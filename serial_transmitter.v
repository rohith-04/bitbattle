==> flow/design.v <==
module serial_transmitter (
    input wire clk,
    input wire rst_n,
    input wire start,
    input wire [7:0] data_in,
    output reg serial_out,
    output reg busy,
    output reg done
);
    localparam IDLE  = 2'b00,
               START = 2'b01,
               DATA  = 2'b10,
               DONE  = 2'b11;
    reg [1:0] state, next_state;
    reg [7:0] shift_reg;
    reg [2:0] bit_count;
    always @(posedge clk or negedge rst_n) begin
        if (!rst_n)
            state <= IDLE;
        else
            state <= next_state;
    end
    always @(*) begin
        next_state = state;
        case (state)
            IDLE:  if (start) next_state = START;
            START: next_state = DATA;
            DATA:  if (bit_count == 3'b111) next_state = DONE;
            DONE:  next_state = IDLE;
            default: next_state = IDLE;
        endcase
    end
    always @(posedge clk or negedge rst_n) begin
        if (!rst_n) begin
            serial_out <= 1'b1;
            busy <= 1'b0;
            done <= 1'b0;
            bit_count <= 3'b000;
            shift_reg <= 8'h00;
        end else begin
            case (state)
                IDLE: begin
                    busy <= 1'b0;
                    if (start) begin
                        shift_reg <= data_in;
                        busy <= 1'b1;
                    end
                end
                START: begin
                    serial_out <= 1'b0;  
                    busy <= 1'b1;
                end
                DATA: begin
                    serial_out <= shift_reg[0];
                    shift_reg <= shift_reg >> 1;
                    bit_count <= bit_count + 1;
                end
                DONE: begin
                    serial_out <= 1'b1;
                    done <= 1'b1;
                    busy <= 1'b0;
                end
            endcase
        end
    end
endmodule
# Tool chain data of serial_transmitter

The steps from the RTL of serial_transmitter to its reports follow in flow order.
Lines are those of the file above, counted from 1.
Cell names lack the library's common part.
The mark n/a stands for no value.

Design top: serial_transmitter
Clock: clk
Standard-cell library: sky130hd
Corner: tt_025C_1v80

# Word level

Counts by Yosys on the flattened word-level netlist (proc, flatten, opt, wreduce; memories kept). Register bits leave out memories and registers merged into their read ports (data or address). Print and check cells are left out. Cells with the same type and inputs are merged into one.

Flip-flop bits (word level): 16
Bits of input ports: 11
Output and inout bits: 3
Elaborated cells: 27

Add/sub/neg operators: 1
Eq/ne operators: 6
Mux-type cells: 8
Reduce/logical cells: 6

Operator list:

| cell                                                             | number |
| 8-bit case mux with 2-bit select                                 | 1 |
| 2-bit case mux with 4-bit select                                 | 1 |
| 8-bit two-way mux                                                | 1 |
| 3-bit nonzero test                                               | 2 |
| 1-bit case mux with 3-bit select                                 | 2 |
| 2-bit == test (second input constant)                            | 2 |
| 2-bit != test (second input constant)                            | 2 |
| 2-bit AND reduction                                              | 2 |
| 2-bit two-way mux                                                | 2 |
| 3-bit by 1-bit adder with 3-bit output (second input constant)   | 1 |
| 3-bit == test (second input constant)                            | 1 |
| 2-bit by 1-bit == test with 1-bit output (second input constant) | 1 |
| 2-bit zero test                                                  | 1 |
| 2-bit nonzero test                                               | 1 |
| 1-bit two-way mux                                                | 1 |

# Longest topological paths

Yosys ltp: most cells in a row. Word level: on the elaborated netlist, between registers, memories and ports. Mapped: between sequential cells and ports; inverters and the memories' decode and read muxes count.

Word-level depth: 3
ABC_AREA: 0
Mapped depth: 4
Gate-level depth less buffers: 4

# Netlist

Yosys stat after the flow's synthesis: flattened, memories mapped to cells. It holds for the ABC_AREA given above (unset counts as 0); a run with the other value may have another netlist.

Cell types:

| cell     | number | area in all (um^2) |
| dfrtp_1  | 16     | 400.384 |
| o221a_1  | 6      | 67.565 |
| dfstp_2  | 2      | 52.55 |
| o22a_1   | 6      | 52.55 |
| nand3b_1 | 5      | 37.536 |
| ha_1     | 2      | 25.024 |
| mux2_1   | 2      | 22.522 |
| buf_4    | 2      | 15.014 |
| nand2b_4 | 1      | 13.763 |
| o22ai_2  | 1      | 12.512 |
| inv_1    | 3      | 11.261 |
| a221o_1  | 1      | 10.01 |
| buf_2    | 2      | 10.01 |
| mux2i_1  | 1      | 10.01 |
| nand3_1  | 2      | 10.01 |
| a211o_1  | 1      | 8.758 |
| o21ai_2  | 1      | 8.758 |
| xor2_1   | 1      | 8.758 |

Not listed: further types 10, cells in them 10.

Mapped cells: 65
Chip area (Yosys): 842.1 um^2
Sequential part of the area: 452.9 um^2
Flip-flop cells: 18
Buffer cells: 4

# Worst setup path after synthesis

Path of least setup slack by OpenSTA after synthesis, without wires, with an ideal clock, recovery checks aside; 20% of the period is set as input and as output delay. Where synthesis merged equal registers, the netlist keeps one of their names.

Path type: input port to flip-flop
Start point: input port start
End point: register shift_reg[1]
Clock period: 2,860 ps
Input delay: 572 ps
Setup time: 124 ps
Time at the first pin: 572 ps
Arrival: 1,138 ps
Data required time: 2,736 ps
Slack: 1,598 ps
Path delay: 690 ps
Stages on the path: 3
Buffers on the path: 0
Period reached after synthesis: 1,262 ps

"path delay" = arrival - input delay + setup time.
"stages on the path" counts driving pins, that of a launching flip-flop among them; a cell with two outputs on the path counts twice.
"period reached after synthesis" = period - worst setup slack (recovery checks aside). The figure is calculated, with input and output delays left at 20% of the set period.
The rows between start and end are the longest chain of elaborated cells between them; the timing report does not say that the signal goes this way. Where chains are equally long, one stands for them.
Each line given opens the expression or statement behind the cell; cells for indexed reads and writes are added by Yosys, which also makes memories of some case tables.
A register here has more assigning lines than the two given.

Path through: nand2b_4 -> and3_1 -> a211o_1
Length of the longest elaborated chain: 2
Elaborated cells between the ends (all ways): 4
Source lines of those cells: 2
Those cells by class: eq/ne (1); mux (2); reduce/logical (1)

Ends and longest elaborated chain, post-synthesis:

| what                             | line | text |
| start, declared                  | 4    | `input wire start,` |
| 8-bit two-way mux                | 44   | `if (start) begin` |
| 8-bit case mux with 2-bit select | 41   | `case (state)` |
| end, assigned                    | 45   | `shift_reg <= data_in;` |
| end, assigned                    | 55   | `shift_reg <= shift_reg >> 1;` |
| end, declared                    | 15   | `reg [7:0] shift_reg;` |

# Timing after layout

Path of least setup slack in the final report of flow run 1 (OpenROAD, finished layout, wires in). Where an end is a register, its clock arrival counts in the times.
The path's times are printed in steps of 10 ps; the period is the one set.

Path type: flip-flop to output port
Start point: register serial_out
End point: output port serial_out
Clock period: 1,460 ps
Output delay: 290 ps
Time at the first pin: 280 ps
Arrival: 1,070 ps
Data required time: 1,170 ps
Slack: 90 ps
Stages on the path: 2
Buffers on the path: 1

A register here has more assigning lines than the two given.

Path through: dfstp_2 -> dlygate4sd2_1
Length of the longest elaborated chain: 0
Elaborated cells between the ends (all ways): 0
Source lines of those cells: 0

Ends and longest elaborated chain, post-layout:

| what            | line | text |
| start, declared | 6    | `output reg serial_out,` |
| start, assigned | 35   | `serial_out <= 1'b1;` |
| start, assigned | 54   | `serial_out <= shift_reg[0];` |
| end, declared   | 6    |  |

Subject: flow runs of serial_transmitter

Hi,

2 stored runs of serial_transmitter in the flow (synthesis by Yosys, layout by OpenROAD, sky130hd cells), in arbitrary order. Constraints: input delay and output delay 20% of the set period each, output load 0.01 pF.
"clock period reached" is the run's clock period less its worst setup slack. It is reckoned from that one timing run; input and output delays stay at 20% of the period that was set.
"power": no workload was simulated; the value follows from the tool's default switching activity.
Settings: -- = not set for that run.

| setting or result                      | flow run 1 | flow run 2 |
| period_ns                              | 1.46       | 2.31       |
| SETUP_SLACK_MARGIN                     | 0.0        | --         |
| CAP_MARGIN                             | 20         | 30         |
| CORE_MARGIN                            | 2          | 8          |
| CORE_UTILIZATION                       | 40         | 51         |
| SLEW_MARGIN                            | 20         | 40         |
| GPL_ROUTABILITY_DRIVEN                 | --         | 1          |
| CTS_CLUSTER_DIAMETER                   | --         | 316        |
| setup slack of the critical path (ps)  | 94         | 497        |
| die outline area (um^2)                | 2,488.0    | 3,207.5    |
| clock period reached (ps)              | 1,366      | 1,813      |
| standard-cell area after layout (um^2) | 1,083.5    | 1,011.0    |
| power (µW)                             | 848.4      | 530.2      |
| chip area in the Yosys report (um^2)   | 842.1      | 842.1      |

Regards
