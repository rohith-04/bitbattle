==> flow/design.v <==
module fifo (
    input  wire        clock,
    input  wire        resetn,
    input  wire        write_enb,
    input  wire        read_enb,
    input  wire [7:0]  data_in,
    output reg  [7:0]  data_out,
    output reg         full,
    output reg         empty
);
    parameter DEPTH = 4;
    parameter ADDR_WIDTH = 2;  
    reg [7:0] mem [0:DEPTH-1];
    reg [ADDR_WIDTH:0] wr_ptr, rd_ptr;   
    wire full_next  = (wr_ptr[ADDR_WIDTH-1:0] == rd_ptr[ADDR_WIDTH-1:0]);
    wire empty_next = (wr_ptr == rd_ptr);
    always @(posedge clock or negedge resetn) begin
        if (!resetn) begin
            wr_ptr   <= 0;
            rd_ptr   <= 0;
            full     <= 1'b0;
            empty    <= 1'b1;
            data_out <= 8'h00;
        end else begin
            if (write_enb)
                mem[wr_ptr[ADDR_WIDTH-1:0]] <= data_in;
            if (read_enb)
                data_out <= mem[rd_ptr[ADDR_WIDTH-1:0]];
            if (write_enb)
                wr_ptr <= wr_ptr + 1;
            if (read_enb)
                rd_ptr <= rd_ptr + 1;
            full  <= full_next;
            empty <= empty_next;
        end
    end
endmodule
[From RTL to reports: fifo]
What the tools print for fifo, step after step.
Line numbers count from 1 in the design file above.
Library cell names are shortened.
Not given: --
Design
  top module: fifo
  clock input: clock
  standard-cell library: sky130hd
  timing corner: tt_025C_1v80

[Word-level counts]
Yosys after proc, flatten, opt, wreduce and memory -nomap, before mapping. Print and check cells are not counted. Equal cells are merged and count once.
Operators by class
  add/subtract/negate cells: 2
  equality and inequality tests: 8
  multiplexer cells: 1
  reductions and logical operators: 6
Operators by type and width (number)
  8-bit case mux with 4-bit select: 1
  3-bit AND reduction: 4
  2-bit equality test with constant B: 4
  3-bit by 1-bit adder with 3-bit output with constant B: 2
  2-bit by 1-bit equality test with 1-bit output with constant B: 2
  2-bit logical NOT: 2
  3-bit equality test: 1
  2-bit equality test: 1
Word-level totals
  flip-flop bits (word level): 48

[Longest topological paths]
Yosys ltp: most cells in a row. Word level: on the elaborated netlist, between registers, memories and ports. Mapped: between sequential cells and ports; inverters and the memories' decode and read muxes count.
Depth
  word-level depth: 2
  ABC_AREA: 0
  depth in mapped cells: 6
  mapped depth without buffers: 5

[Netlist]
The flow's flattened synthesis, as Yosys stat reports it; memories are mapped. The netlist is that of the ABC_AREA named above (0 if unset); the other value can give another one.
Synthesis totals
  standard cells after synthesis: 127
  chip area (Yosys): 1910.6 sq um
  area of sequential cells: 1362.6 sq um
  flip-flops: 48
Cells by type (number)
  edfxtp_1: 32
  dfrtp_1: 15
  ha_1: 8
  a22oi_1: 8
  nand3b_1: 8
  nand2_1: 12
  a31oi_1: 7
  xor2_1: 5
  o21ai_1: 8
  dfstp_2: 1
  and3_1: 4
  buf_6: 2
  xnor2_1: 2
  buf_4: 2
  inv_1: 4
  nor2b_4: 1
  a31oi_2: 1
  buf_2: 2
Other cell types: 4; their cells: 5.

[Worst setup path after synthesis]
Path of least setup slack by OpenSTA after synthesis, without wires, with an ideal clock, recovery checks aside; 20% of the period is set as input and as output delay. Where synthesis merged equal registers, the netlist keeps one of their names.
Timing path after synthesis
  kind: register to register
  start: register wr_ptr[0]
  end: register mem[2][0]
  clock period: 2.65 ns
  time at the first pin: 0.000 ns
  data arrival time: 0.936 ns
  required time: 2.318 ns
  slack: 1.383 ns
  delay of the path: 1.268 ns
  driving pins on the path: 4
  synthesis period reached: 1.267 ns
"delay of the path" is the arrival time less input delay plus setup time.
"driving pins on the path": output pins that drive a net of the path, with the launching flip-flop's if there is one; two outputs of one cell count as two.
"synthesis period reached" is the clock period less the worst setup slack; recovery checks do not enter. This is arithmetic on one report: input and output delays are still those of the set period (20% each).
The rows between start and end are the longest chain of elaborated cells between them; the timing report does not say that the signal goes this way. Where chains are equally long, one stands for them.
A line is the first line of the expression or statement that the cell stems from. Yosys adds cells for indexed reads and writes and turns some case tables into memories.
Where a signal picks the word or bit written, the line may be left out of the assigning lines.
On the way, after synthesis
  path through: dfrtp_1 > inv_1 > ha_1 > and3_1
  cells in the longest elaborated chain: 2
  elaborated cells between the ends (all ways): 2
  source lines of those cells: 1
  those cells by class: 1 x eq/ne; 1 x reduce/logical
RTL lines, path after synthesis
  from (decl): line 14  | reg [ADDR_WIDTH:0] wr_ptr, rd_ptr;
  from (assign): line 19  | wr_ptr   <= 0;
  from (assign): line 30  | wr_ptr <= wr_ptr + 1;
  2-bit equality test: line 26  | mem[wr_ptr[ADDR_WIDTH-1:0]] <= data_in;
  3-bit AND reduction
  to (decl): line 13  | reg [7:0] mem [0:DEPTH-1];

[Path in the finished layout]
From the final timing report of flow run 1: the path of least setup slack in the routed layout; clock arrival at registers is part of the times.
Timing path after layout
  kind: register to register
  start: register wr_ptr[1]
  end: register mem[0][2]
  clock period: 1.34 ns
  time at the first pin: 0.29 ns
  data arrival time: 1.26 ns
  required time: 1.36 ns
  slack: 0.09 ns
  driving pins on the path: 4
The rows between start and end are the longest chain of elaborated cells between them; the timing report does not say that the signal goes this way. Where chains are equally long, one stands for them.
Where a signal picks the word or bit written, the line may be left out of the assigning lines.
On the way, after layout
  path through: dfrtp_2 > inv_4 > ha_4 > and3_4
  cells in the longest elaborated chain: 2
  elaborated cells between the ends (all ways): 2
  source lines of those cells: 1
  those cells by class: 2 x reduce/logical
RTL lines, path after layout
  from (decl): line 14  | reg [ADDR_WIDTH:0] wr_ptr, rd_ptr;
  from (assign): line 19  | wr_ptr   <= 0;
  from (assign): line 30  | wr_ptr <= wr_ptr + 1;
  2-bit logical NOT: line 26  | mem[wr_ptr[ADDR_WIDTH-1:0]] <= data_in;
  3-bit AND reduction
  to (decl): line 13  | reg [7:0] mem [0:DEPTH-1];

Below are 2 stored runs of the flow (Yosys, OpenROAD; platform sky130hd) on fifo, each with its settings and what was measured, unordered. Constraints: input delay and output delay 20% of the set period each, output load 0.01 pF.
"reached clock period" means the clock period less the worst setup slack. The figure is calculated, with input and output delays left at 20% of the set period.
"worst setup path time" means the part of the period allowed to the worst setup path (the constraints hold back 20% at inputs and 20% at outputs) less its slack; where the path has registers, the arrival times of their clocks count too.
"overall power" rests on the timing tool's default activity at the inputs, not on a simulated workload.

==> flow run 1: settings <==
{ "period_ns": 1.34, "CORE_UTILIZATION": 47, "SETUP_SLACK_MARGIN": 0.4, "PLACE_DENSITY_LB_ADDON": 0.2, "CELL_PAD_IN_SITES_GLOBAL_PLACEMENT": 0, "CELL_PAD_IN_SITES_DETAIL_PLACEMENT": 0, "GPL_TIMING_DRIVEN": 1, "GPL_ROUTABILITY_DRIVEN": 0, "CTS_CLUSTER_SIZE": 60, "CAP_MARGIN": 20, "SLEW_MARGIN": 20, "CORE_MARGIN": 2 }
==> flow run 1: results <==
synthesized cell area: 1,910.6 sq um
area inside the die boundary: 4,590.7 sq um
standard-cell area after routing: 2,616.3 sq um
utilization after routing: 66.4 %
worst slack on setup checks: 0.094 ns
overall power: 5.663 mW
reached clock period: 1.246 ns
worst setup path time: 1.25 ns
worst setup path type: register to register

==> flow run 2: settings <==
{ "period_ns": 0.809, "CAP_MARGIN": 20, "CORE_MARGIN": 2, "CORE_UTILIZATION": 40, "SLEW_MARGIN": 20 }
==> flow run 2: results <==
synthesized cell area: 1,910.6 sq um
area inside the die boundary: 5,345.1 sq um
standard-cell area after routing: 2,746.4 sq um
utilization after routing: 58.9 %
worst slack on setup checks: -0.427 ns
overall power: 9.674 mW
reached clock period: 1.236 ns
worst setup path time: 1.24 ns
worst setup path type: register to register
